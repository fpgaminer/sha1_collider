==> flow/design.v <==
module bcd_counter # (
	parameter STEP = 1
) (
	input clk,
	input rst,
	input [59:0] rx_reset_value,
	output reg [59:0] tx_nonce
);
genvar i;
generate
	for (i = 0; i < 15; i=i+1) begin : C
		reg [3:0] a = 4'd0;
		wire [3:0] tx_s;
		wire tx_c;
		if (i == 0)
			bcd_add_digit adder (.rx_a (a), .rx_b (STEP), .rx_c (0), .tx_s (tx_s), .tx_c (tx_c));
		else
			bcd_add_digit adder (.rx_a (a), .rx_b (0), .rx_c (C[i-1].tx_c), .tx_s (tx_s), .tx_c (tx_c));
		always @ (posedge clk)
		begin
			a <= tx_s;
			tx_nonce[(i+1)*4-1:i*4] <= tx_s;
			if (rst)
				a <= rx_reset_value[(i+1)*4-1:i*4];
		end
	end
endgenerate
endmodule
module bcd_add_digit (
	input [3:0] rx_a,
	input [3:0] rx_b,
	input rx_c,
	output [3:0] tx_s,
	output tx_c
);
	wire [4:0] s = rx_a + rx_b + rx_c;
	wire [4:0] s_wrap = s + 5'd6;
	assign tx_s = (s > 5'd9) ? s_wrap[3:0] : s[3:0];
	assign tx_c = s > 5'd9;
endmodule
module bcd_add (
	input clk,
	input [59:0] rx_a,
	input [3:0] rx_b,
	output reg [59:0] tx_sum
);
genvar i;
generate
	for (i = 0; i < 15; i=i+1) begin : C
		wire [3:0] tx_s, b;
		wire c, tx_c;
		if (i == 0)
			assign {c, b} = {1'b0, rx_b};
		else
			assign {c, b} = {C[i-1].tx_c, 4'b0};
		bcd_add_digit adder (.rx_a (rx_a[(i+1)*4-1:i*4]), .rx_b (b), .rx_c (c), .tx_s (tx_s), .tx_c (tx_c));
		always @ (posedge clk)
			tx_sum[(i+1)*4-1:i*4] <= tx_s;
	end
endgenerate
endmodule
## From RTL to reports: bcd_counter

The steps from the RTL of bcd_counter to its reports follow in flow order.
Line numbers count from 1 in the design file above.
Not given: n/a

| set-up | value |
|---|---|
| design top | bcd_counter |
| clock | clk |
| cell library | sky130hd |
| timing corner | tt_025C_1v80 |

## After elaboration

Counts by Yosys on the flattened word-level netlist (proc, flatten, opt, wreduce; memories kept). Register bits leave out memories and registers merged into their read ports (data or address); mux counts leave out enables and synchronous resets folded into registers. Print and check cells are left out. Cells with the same type and inputs are merged into one.

| cells by class | value |
|---|---|
| magnitude comparators | 15 |
| add/sub/neg operators | 30 |
| multiplexer cells | 30 |

Operators with widths:

| cell | number |
|---|---|
| 4-bit 2-to-1 mux | 30 |
| 5-bit by 4-bit greater-than comparator with 1-bit output with constant B | 15 |
| 4-bit by 1-bit adder with 5-bit output | 14 |
| 4-bit by 3-bit adder with 4-bit output with constant B | 15 |
| 4-bit by 1-bit adder with 5-bit output with constant B | 1 |

| word-level totals | value |
|---|---|
| output and inout port bits | 60 |
| bits in registers | 120 |

## Depth

Yosys ltp: most cells in a row. Word level: on the elaborated netlist, between registers, memories and ports. Mapped: between sequential cells and ports; inverters and the memories' decode and read muxes count.

| depth | value |
|---|---|
| depth after elaboration | 32 |
| ABC_AREA | 0 |
| mapped depth | 120 |

## Netlist

Source: synth_stat.txt of the flow (Yosys; design flattened, memories mapped). It holds for the ABC_AREA given above (unset counts as 0); a run with the other value may have another netlist.

| synthesis totals | value |
|---|---|
| chip area (Yosys) | 6,195.9 um^2 |
| cells in the netlist | 629 |
| flip-flops | 120 |
| buffers | 16 |

Cell types:

| cell type | number |
|---|---|
| sky130_fd_sc_hd__dfxtp_1 | 120 |
| sky130_fd_sc_hd__ha_1 | 59 |
| sky130_fd_sc_hd__mux2_2 | 55 |
| sky130_fd_sc_hd__xnor2_1 | 32 |
| sky130_fd_sc_hd__inv_1 | 49 |
| sky130_fd_sc_hd__nand2_1 | 39 |
| sky130_fd_sc_hd__o21ai_0 | 28 |
| sky130_fd_sc_hd__nand3_1 | 23 |
| sky130_fd_sc_hd__a21oi_1 | 20 |
| sky130_fd_sc_hd__a211oi_1 | 11 |
| sky130_fd_sc_hd__nor2_1 | 22 |
| sky130_fd_sc_hd__xor2_1 | 8 |
| sky130_fd_sc_hd__o31ai_1 | 9 |
| sky130_fd_sc_hd__a21boi_0 | 8 |
| sky130_fd_sc_hd__a32o_1 | 6 |
| sky130_fd_sc_hd__nand2b_1 | 9 |
| sky130_fd_sc_hd__nor2b_1 | 9 |
| sky130_fd_sc_hd__o22ai_1 | 9 |

Other cell types: 46; their cells: 113.
By module: a second synthesis without flattening, with its own total; a netlist apart from the flattened one above.

| unflattened totals | value |
|---|---|
| cells (unflattened synthesis) | 519 |
| area total of the unflattened synthesis | 6,613.8 um^2 |

Each row is one instance without its submodules.

Modules:

| module | instances | cells | area (um^2) |
|---|---|---|---|
| bcd_counter | 1 | 189 | 3,442.1 |
| bcd_add_digit | 15 | 22 | 211.5 |

## Worst setup path after synthesis

Source: OpenSTA report_checks on the synthesized netlist (no wires, ideal clock, input and output delay 20% of the period each), path of least setup slack; recovery checks are left aside. Register names are those of the netlist, which keeps one name where synthesis merged equal registers.

| timing path after synthesis | value |
|---|---|
| kind | reg-to-reg |
| start point | register C[0].a[0] |
| end point | register C[14].a[1] |
| launch time at the first pin | 0.000 ns |
| path slack | 1.311 ns |
| arrival | 22.869 ns |
| stages on the path | 115 |
| path delay | 22.990 ns |
| library setup time | 0.121 ns |
| path buffers | 1 |
| period | 24.3 ns |
| period reached after synthesis | 22.989 ns |

"path delay" = arrival - input delay + setup time.
"stages on the path" counts driving pins, that of a launching flip-flop among them; a cell with two outputs on the path counts twice.
"period reached after synthesis" = period - worst setup slack (recovery checks aside). The figure is calculated, with input and output delays left at 20% of the set period.
Between the ends stands the longest chain of elaborated cells between them, by number of cells; it is not shown to be the way that was timed. Of several equally long chains one is given.
Each line given opens the expression or statement behind the cell; cells for indexed reads and writes are added by Yosys, which also makes memories of some case tables.

| on the way, after synthesis | value |
|---|---|
| cells stage by stage | sky130_fd_sc_hd__dfxtp_1 -> sky130_fd_sc_hd__ha_1 -> sky130_fd_sc_hd__xnor2_1 -> sky130_fd_sc_hd__ha_1 -> sky130_fd_sc_hd__inv_1 -> sky130_fd_sc_hd__a21o_1 -> sky130_fd_sc_hd__a32o_1 -> sky130_fd_sc_hd__ha_1 -> sky130_fd_sc_hd__ha_1 -> sky130_fd_sc_hd__xnor2_1 -> sky130_fd_sc_hd__ha_1 -> sky130_fd_sc_hd__a21bo_2 -> sky130_fd_sc_hd__o211ai_1 -> sky130_fd_sc_hd__o21ai_0 -> sky130_fd_sc_hd__nor2_1 -> sky130_fd_sc_hd__inv_1 -> sky130_fd_sc_hd__ha_1 -> sky130_fd_sc_hd__ha_1 -> [... 79 more ...] -> sky130_fd_sc_hd__nand3_2 -> sky130_fd_sc_hd__ha_1 -> sky130_fd_sc_hd__ha_1 -> sky130_fd_sc_hd__clkbuf_2 -> sky130_fd_sc_hd__xor2_1 -> sky130_fd_sc_hd__inv_1 -> sky130_fd_sc_hd__ha_1 -> sky130_fd_sc_hd__a21bo_2 -> sky130_fd_sc_hd__o2111ai_1 -> sky130_fd_sc_hd__o211ai_1 -> sky130_fd_sc_hd__ha_1 -> sky130_fd_sc_hd__ha_1 -> sky130_fd_sc_hd__xnor2_1 -> sky130_fd_sc_hd__ha_1 -> sky130_fd_sc_hd__nor2b_1 -> sky130_fd_sc_hd__o21ai_0 -> sky130_fd_sc_hd__mux2_2 -> sky130_fd_sc_hd__mux2_2 |
| cells in the longest elaborated chain | 32 |
| elaborated cells between the ends (all ways) | 33 |

RTL lines, path after synthesis:

| element | RTL line | RTL |
|---|---|---|
| start, declared | 12 | `reg [3:0] a = 4'd0;` |
| start, assigned | 21 | `a <= tx_s;` |
| start, assigned | 24 | `a <= rx_reset_value[(i+1)*4-1:i*4];` |
| 4-bit by 1-bit adder with 5-bit output | 36 | `wire [4:0] s = rx_a + rx_b + rx_c;` |
| 5-bit by 4-bit greater-than comparator with 1-bit output | 39 | `assign tx_c = s > 5'd9;` |
| 4-bit by 1-bit adder with 5-bit output | 36 |  |
| 5-bit by 4-bit greater-than comparator with 1-bit output | 39 |  |
| 4-bit by 1-bit adder with 5-bit output | 36 |  |
| 5-bit by 4-bit greater-than comparator with 1-bit output | 39 |  |
| 4-bit by 1-bit adder with 5-bit output | 36 |  |
| [... 18 more ...] | n/a |  |
| 5-bit by 4-bit greater-than comparator with 1-bit output | 39 |  |
| 4-bit by 1-bit adder with 5-bit output | 36 |  |
| 5-bit by 4-bit greater-than comparator with 1-bit output | 39 |  |
| 4-bit by 1-bit adder with 5-bit output | 36 |  |
| 4-bit by 3-bit adder with 4-bit output | 37 | `wire [4:0] s_wrap = s + 5'd6;` |
| 4-bit 2-to-1 mux | 38 | `assign tx_s = (s > 5'd9) ? s_wrap[3:0] : s[3:0];` |
| 4-bit 2-to-1 mux | 23 | `if (rst)` |
| end, assigned | 21 |  |
| end, assigned | 24 |  |
| end, declared | 12 |  |

Nets of the timed path that keep an RTL name, with a line that drives or declares them; the list need not be complete.

Named nets, after synthesis:

| signal | RTL line |
|---|---|
| C[14].genblk1.adder.tx_s[1] | 38 |

## Timing after layout

From the final timing report of run 1: the path of least setup slack in the routed layout; clock arrival at registers is part of the times.

| timing path after layout | value |
|---|---|
| kind | reg-to-reg |
| start point | register C[0].a[0] |
| end point | register C[14].a[1] |
| stages on the path | 114 |
| path slack | 4.64 ns |
| period | 31.0 ns |
| launch time at the first pin | 0.40 ns |
| library setup time | 0.11 ns |
| path buffers | 0 |
| arrival | 26.65 ns |

Between the ends stands the longest chain of elaborated cells between them, by number of cells; it is not shown to be the way that was timed. Of several equally long chains one is given.

| on the way, after layout | value |
|---|---|
| cells stage by stage | sky130_fd_sc_hd__dfxtp_1 -> sky130_fd_sc_hd__ha_1 -> sky130_fd_sc_hd__xnor2_1 -> sky130_fd_sc_hd__ha_1 -> sky130_fd_sc_hd__inv_1 -> sky130_fd_sc_hd__a21o_1 -> sky130_fd_sc_hd__a32o_1 -> sky130_fd_sc_hd__ha_1 -> sky130_fd_sc_hd__ha_1 -> sky130_fd_sc_hd__xnor2_1 -> sky130_fd_sc_hd__ha_1 -> sky130_fd_sc_hd__a21bo_2 -> sky130_fd_sc_hd__o211ai_1 -> sky130_fd_sc_hd__o21ai_0 -> sky130_fd_sc_hd__nor2_1 -> sky130_fd_sc_hd__inv_1 -> sky130_fd_sc_hd__ha_1 -> sky130_fd_sc_hd__ha_1 -> [... 78 more ...] -> sky130_fd_sc_hd__a2111o_1 -> sky130_fd_sc_hd__nand3_2 -> sky130_fd_sc_hd__ha_1 -> sky130_fd_sc_hd__ha_1 -> sky130_fd_sc_hd__xor2_1 -> sky130_fd_sc_hd__inv_1 -> sky130_fd_sc_hd__ha_1 -> sky130_fd_sc_hd__a21bo_2 -> sky130_fd_sc_hd__o2111ai_1 -> sky130_fd_sc_hd__o211ai_1 -> sky130_fd_sc_hd__ha_1 -> sky130_fd_sc_hd__ha_1 -> sky130_fd_sc_hd__xnor2_1 -> sky130_fd_sc_hd__ha_1 -> sky130_fd_sc_hd__nor2b_1 -> sky130_fd_sc_hd__o21ai_0 -> sky130_fd_sc_hd__mux2_2 -> sky130_fd_sc_hd__mux2_2 |
| cells in the longest elaborated chain | 32 |
| elaborated cells between the ends (all ways) | 33 |

RTL lines, path after layout:

| element | RTL line | RTL |
|---|---|---|
| start, declared | 12 | `reg [3:0] a = 4'd0;` |
| start, assigned | 21 | `a <= tx_s;` |
| start, assigned | 24 | `a <= rx_reset_value[(i+1)*4-1:i*4];` |
| 4-bit by 1-bit adder with 5-bit output | 36 | `wire [4:0] s = rx_a + rx_b + rx_c;` |
| 5-bit by 4-bit greater-than comparator with 1-bit output | 39 | `assign tx_c = s > 5'd9;` |
| 4-bit by 1-bit adder with 5-bit output | 36 |  |
| 5-bit by 4-bit greater-than comparator with 1-bit output | 39 |  |
| 4-bit by 1-bit adder with 5-bit output | 36 |  |
| 5-bit by 4-bit greater-than comparator with 1-bit output | 39 |  |
| 4-bit by 1-bit adder with 5-bit output | 36 |  |
| [... 18 more ...] | n/a |  |
| 5-bit by 4-bit greater-than comparator with 1-bit output | 39 |  |
| 4-bit by 1-bit adder with 5-bit output | 36 |  |
| 5-bit by 4-bit greater-than comparator with 1-bit output | 39 |  |
| 4-bit by 1-bit adder with 5-bit output | 36 |  |
| 4-bit by 3-bit adder with 4-bit output | 37 | `wire [4:0] s_wrap = s + 5'd6;` |
| 4-bit 2-to-1 mux | 38 | `assign tx_s = (s > 5'd9) ? s_wrap[3:0] : s[3:0];` |
| 4-bit 2-to-1 mux | 23 | `if (rst)` |
| end, assigned | 21 |  |
| end, assigned | 24 |  |
| end, declared | 12 |  |

Nets of the timed path that keep an RTL name, with a line that drives or declares them; the list need not be complete.

Named nets, after layout:

| signal | RTL line |
|---|---|
| C[14].genblk1.adder.tx_s[1] | 38 |

Flow measurements of bcd_counter on sky130hd: 2 stored runs with different settings, listed in no order. Input and output delays are each 20% of the period that was set; the output load is 0.01 pF.
"reached clock period" means the clock period less the worst setup slack. The figure is calculated, with input and output delays left at 20% of the set period.
By "allowed time less slack (worst setup path)" is meant the share of the clock period that the worst setup path is allowed (20% is reserved at inputs, 20% at outputs), minus its slack. Clock arrival times at its registers enter into it.

#### Run 1

| setting | value |
|---|---|
| period_ns | `31.0` |
| CORE_UTILIZATION | `43` |
| PLACE_DENSITY | `0.93` |
| CELL_PAD_IN_SITES_GLOBAL_PLACEMENT | `2` |
| TNS_END_PERCENT | `65` |
| ABC_AREA | `0` |
| GPL_ROUTABILITY_DRIVEN | `1` |
| CTS_CLUSTER_DIAMETER | `355` |
| MAX_ROUTING_LAYER | `met5` |
| CAP_MARGIN | `20` |
| CORE_MARGIN | `2` |
| SLEW_MARGIN | `20` |

| result | value |
|---|---|
| synthesized cell area | 6,195.9 um^2 |
| setup TNS | 0.000 ns |
| allowed time less slack (worst setup path) | 26.36 ns |
| critical path type | reg-to-reg |
| area of the die | 15,385.9 um^2 |
| reached clock period | 26.356 ns |
| utilization of the finished layout | 57.8% |
| setup slack of the worst path | 4.644 ns |

#### Run 2

| setting | value |
|---|---|
| period_ns | `23.6` |
| CORE_UTILIZATION | `18` |
| CAP_MARGIN | `20` |
| CORE_MARGIN | `2` |
| SLEW_MARGIN | `20` |

| result | value |
|---|---|
| allowed time less slack (worst setup path) | 22.15 ns |
| critical path type | reg-to-reg |
| utilization of the finished layout | 27.0% |
| setup TNS | 0.000 ns |
| reached clock period | 22.147 ns |
| synthesized cell area | 6,195.9 um^2 |
| setup slack of the worst path | 1.453 ns |
| area of the die | 35,921.6 um^2 |
